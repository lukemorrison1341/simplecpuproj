==> flow/design.v <==
`timescale 1ns/1ns
module alu (clk, a, b,control,outp,enable,carry_out,zero_flag,neg_flag);
input clk;
input [7:0] a;  
input [7:0] b;
input [1:0] control;  
input enable;  
output [7:0] outp;
output carry_out;
output zero_flag;
output neg_flag;
reg [8:0] outp_temp;
reg carry_out_temp;
reg zero_flag_temp;
reg neg_flag_temp;
always @ (posedge clk) begin
    if(enable) begin
        case (control) 
            2'b00: begin 
                outp_temp <= {1'b0,a} + {1'b0,b};  
                carry_out_temp <= outp_temp[8]; 
                zero_flag_temp <= 0;
                neg_flag_temp <= 0;
            end
            2'b01: begin 
                outp_temp <= {1'b0,a} - {1'b0,b};  
                zero_flag_temp <= (outp_temp[7:0] == 0);
                carry_out_temp <= 0;
                neg_flag_temp <= outp_temp[8]; 
            end
            2'b10: begin
                outp_temp <= a & b;  
                zero_flag_temp <= 0;
                carry_out_temp <= 0;
                neg_flag_temp <= 0;
            end
            2'b11: begin
                outp_temp <= a | b;  
                zero_flag_temp <= 0;
                carry_out_temp <= 0;
                neg_flag_temp <= 0;
            end
            default: begin
                zero_flag_temp <= 1'bx;
                carry_out_temp <= 1'bx;
                neg_flag_temp <= 1'bx;
                outp_temp <= 9'bx;
            end
        endcase
    end
end
assign outp = outp_temp[7:0];
assign carry_out = carry_out_temp;
assign zero_flag = zero_flag_temp;
assign neg_flag = neg_flag_temp;
endmodule
# Step by step through the tools: alu
# Tool output for the design above, in the order of the flow.
# Lines are those of the file above, counted from 1.
# Operators: Yosys type, input widths -> output width; for muxes data width and select width s.
design:
  design: "alu"
  clock: "clk"
  library: "sky130hd"
  pvt_corner: "tt_025C_1v80"

# After elaboration
# Counts by Yosys on the flattened word-level netlist (proc, flatten, opt, wreduce; memories kept). Register bits leave out memories and registers merged into their read ports (data or address). Print and check cells are left out. Cells with the same type and inputs are merged into one.
word_totals:
  reg_bits: 12
  latchBits: 0
  ram_bits: 0
  mem_bits_ro: 0
  clocked_rd_ports_x_width: 0
  n_memories: 0
  input_bits: 20
  output_inout_bits: 11
  word_cells: 19
op_classes:
  add_sub_neg: 2
  n_mul: 0
  n_div: 0
  compare: 0
  n_eq: 3
  n_shift: 0
  mux: 4
  n_logic: 2
  reduce_logical: 4
op_table:
  columns: ["op", "n"]
  rows:
  - ["$pmux 9 s4", 1]
  - ["$add 8x8->9", 1]
  - ["$sub 8x8->9", 1]
  - ["$and 8x8->8", 1]
  - ["$or 8x8->8", 1]
  - ["$logic_not 8->1", 1]
  - ["$reduce_or 3->1", 2]
  - ["$pmux 1 s2", 3]
  - ["$eq 2x2->1 const B", 2]
  - ["$eq 2x1->1 const B", 1]
  - ["$logic_not 2->1", 1]

# Longest topological paths
# Depth = most cells in a row (Yosys ltp): at word level without a register or memory, in the mapped netlist without a sequential cell, where the memories' decode and read muxes count.
depth:
  ltp_word: 3
  ABC_AREA: 0
  depth_mapped: 10

# After synthesis
# Source: synth_stat.txt of the flow (Yosys; design flattened, memories mapped). It holds for the ABC_AREA given above (unset counts as 0); a run with the other value may have another netlist.
by_type:
  columns: ["cell", "n", "type_area_um2"]
  rows:
  - ["sky130_fd_sc_hd__edfxtp_1", 12, 360.346]
  - ["sky130_fd_sc_hd__ha_1", 11, 137.632]
  - ["sky130_fd_sc_hd__xnor2_1", 8, 70.067]
  - ["sky130_fd_sc_hd__buf_4", 8, 60.058]
  - ["sky130_fd_sc_hd__maj3_1", 6, 60.058]
  - ["sky130_fd_sc_hd__nor2_1", 13, 48.797]
  - ["sky130_fd_sc_hd__a21oi_1", 8, 40.038]
  - ["sky130_fd_sc_hd__o21ai_0", 7, 35.034]
  - ["sky130_fd_sc_hd__o211ai_1", 4, 30.029]
  - ["sky130_fd_sc_hd__buf_6", 2, 22.522]
  - ["sky130_fd_sc_hd__inv_1", 6, 22.522]
  - ["sky130_fd_sc_hd__o21a_1", 3, 22.522]
  - ["sky130_fd_sc_hd__fa_1", 1, 20.019]
  - ["sky130_fd_sc_hd__mux2i_1", 2, 20.019]
  - ["sky130_fd_sc_hd__nand2_1", 5, 18.768]
  - ["sky130_fd_sc_hd__a21o_1", 2, 15.014]
  - ["sky130_fd_sc_hd__a221oi_2", 1, 15.014]
  - ["sky130_fd_sc_hd__nor4_1", 2, 12.512]
# Other cell types: 22; their cells: 23.
mapped:
  cells: 124
  synth_area_um2: 1187.4
  flip_flops: 12
  buf_cells: 12

# Path before layout
# OpenSTA on the mapped netlist: ideal clock, no wires. The path of least setup slack (recovery checks aside). Input and output delay are each 20% of the period. Register names are those of the netlist, which keeps one name where synthesis merged equal registers.
synth_timing:
  kind: "input port to flip-flop"
  start: "input b[3]"
  end: "register outp_temp[7]"
  period_ns: 2.65
  in_delay_ns: 0.530
  setup_ns: 0.167
  launch_ns: 0.530
  arrival_time_ns: 2.232
  t_required_ns: 2.483
  path_slack_ns: 0.251
  delay_ns: 1.869
  path_stages: 9
  n_path_buf: 0
  period_less_setup_slack_ns: 2.399
# "delay_ns" is the arrival time less input delay plus setup time.
# "path_stages" counts driving pins, that of a launching flip-flop among them; a cell with two outputs on the path counts twice.
# "period_less_setup_slack_ns" is the clock period less the worst setup slack; recovery checks do not enter. This is arithmetic on one report: input and output delays are still those of the set period (20% each).
# Between the ends stands the longest chain of elaborated cells between them, by number of cells; it is not shown to be the way that was timed. Of several equally long chains one is given.
# Each line given opens the expression or statement behind the cell; cells for indexed reads and writes are added by Yosys, which also makes memories of some case tables.
# A register here has more assigning lines than the two given.
synth_via:
  path_cell_list: "sky130_fd_sc_hd__nor2_1 -> sky130_fd_sc_hd__nor4b_1 -> sky130_fd_sc_hd__nor2_1 -> sky130_fd_sc_hd__xnor2_1 -> sky130_fd_sc_hd__ha_1 -> sky130_fd_sc_hd__a21oi_1 -> sky130_fd_sc_hd__nand2_1 -> sky130_fd_sc_hd__o2111a_1 -> sky130_fd_sc_hd__a221oi_2"
  elab_chain_cells: 2
synth_rtl:
  columns: ["item", "line", "source"]
  rows:
  - ["start: declaration", 5, "input [7:0] b;"]
  - ["$sub 8x8->9", 26, "outp_temp <= {1'b0,a} - {1'b0,b};"]
  - ["$pmux 9 s4", 18, "case (control)"]
  - ["end: assignment", 20, "outp_temp <= {1'b0,a} + {1'b0,b};"]
  - ["end: assignment", 26, null]
  - ["end: declaration", 12, "reg [8:0] outp_temp;"]

# Worst path after layout
# Path of least setup slack in the final report of run 1 (OpenROAD, finished layout, wires in). Where an end is a register, its clock arrival counts in the times.
layout_timing:
  kind: "input port to flip-flop"
  start: "input b[0]"
  end: "register outp_temp[7]"
  period_ns: 2.03
  in_delay_ns: 0.41
  setup_ns: 0.17
  launch_ns: 0.41
  arrival_time_ns: 2.30
  t_required_ns: 2.12
  path_slack_ns: -0.18
  path_stages: 10
  n_path_buf: 2
# Between the ends stands the longest chain of elaborated cells between them, by number of cells; it is not shown to be the way that was timed. Of several equally long chains one is given.
# A register here has more assigning lines than the two given.
layout_via:
  path_cell_list: "sky130_fd_sc_hd__buf_6 -> sky130_fd_sc_hd__buf_6 -> sky130_fd_sc_hd__nor4b_4 -> sky130_fd_sc_hd__nor2_2 -> sky130_fd_sc_hd__xnor2_1 -> sky130_fd_sc_hd__ha_1 -> sky130_fd_sc_hd__a21oi_1 -> sky130_fd_sc_hd__a21oi_2 -> sky130_fd_sc_hd__o21ai_1 -> sky130_fd_sc_hd__a221oi_2"
  elab_chain_cells: 2
layout_rtl:
  columns: ["item", "line", "source"]
  rows:
  - ["start: declaration", 5, "input [7:0] b;"]
  - ["$sub 8x8->9", 26, "outp_temp <= {1'b0,a} - {1'b0,b};"]
  - ["$pmux 9 s4", 18, "case (control)"]
  - ["end: assignment", 20, "outp_temp <= {1'b0,a} + {1'b0,b};"]
  - ["end: assignment", 26, null]
  - ["end: declaration", 12, "reg [8:0] outp_temp;"]

--- measured runs ---
Settings and measured results of 2 stored flow runs for module alu (sky130hd), not sorted in any way. The constraints put input and output delay at 20% of the set period each and load the outputs with 0.01 pF.
"power_total_w" rests on the timing tool's default activity at the inputs, not on a simulated workload.

--- run 1 ---
==> flow/run.sh <==
#!/bin/bash
# the make line also repeats the synthesis and layout settings of config.mk as NAME=value (left out here)
make -C /OpenROAD-flow-scripts/flow DESIGN_CONFIG=/design/flow/config.mk WORK_HOME=/design/flow/orfs CLKGATE_MAP_FILE= finish
==> flow/config.mk <==
export PLATFORM = sky130hd
export DESIGN_NAME = alu
export DESIGN_NICKNAME = alu
export VERILOG_FILES = /design/flow/design.v
export SDC_FILE = /design/flow/constraint.sdc
export NUM_CORES = 4
export LEC_CHECK = 0
export ABC_AREA = 0
export CAP_MARGIN = 20
export CORE_MARGIN = 2
export CORE_UTILIZATION = 54
export PLACE_DENSITY = 0.7
export SLEW_MARGIN = 35
==> flow/constraint.sdc <==
create_clock -name core_clock -period 2.03 [get_ports {clk}]
set_input_delay 0.4060 -clock core_clock [delete_from_list [all_inputs] [get_ports {clk}]]
set_output_delay 0.4060 -clock core_clock [all_outputs]
set_load 0.01 [all_outputs]

==> results, as YAML <==
results:
  post_synth_area_um2: 1187.4
  hold_ws_ns: 0.578
  stdcell_area_um2: 1816.7
  setup_worst_slack_ns: -0.181
  die_um2: 2589.8
  power_total_w: 0.0009636
  timing.setup.tns_ns: -0.502

--- run 2 ---
==> flow/run.sh <==
#!/bin/bash
# the make line also repeats the synthesis and layout settings of config.mk as NAME=value (left out here)
make -C /OpenROAD-flow-scripts/flow DESIGN_CONFIG=/design/flow/config.mk WORK_HOME=/design/flow/orfs CLKGATE_MAP_FILE= finish
==> flow/config.mk <==
export PLATFORM = sky130hd
export DESIGN_NAME = alu
export DESIGN_NICKNAME = alu
export VERILOG_FILES = /design/flow/design.v
export SDC_FILE = /design/flow/constraint.sdc
export NUM_CORES = 4
export LEC_CHECK = 0
export CAP_MARGIN = 20
export CORE_MARGIN = 2
export CORE_UTILIZATION = 51
export SLEW_MARGIN = 20
==> flow/constraint.sdc <==
create_clock -name core_clock -period 2.81 [get_ports {clk}]
set_input_delay 0.5620 -clock core_clock [delete_from_list [all_inputs] [get_ports {clk}]]
set_output_delay 0.5620 -clock core_clock [all_outputs]
set_load 0.01 [all_outputs]

==> results, as YAML <==
results:
  post_synth_area_um2: 1187.4
  hold_ws_ns: 0.559
  stdcell_area_um2: 1627.8
  setup_worst_slack_ns: 0.102
  die_um2: 2730.1
  power_total_w: 0.000628
  timing.setup.tns_ns: 0.000
--- end ---
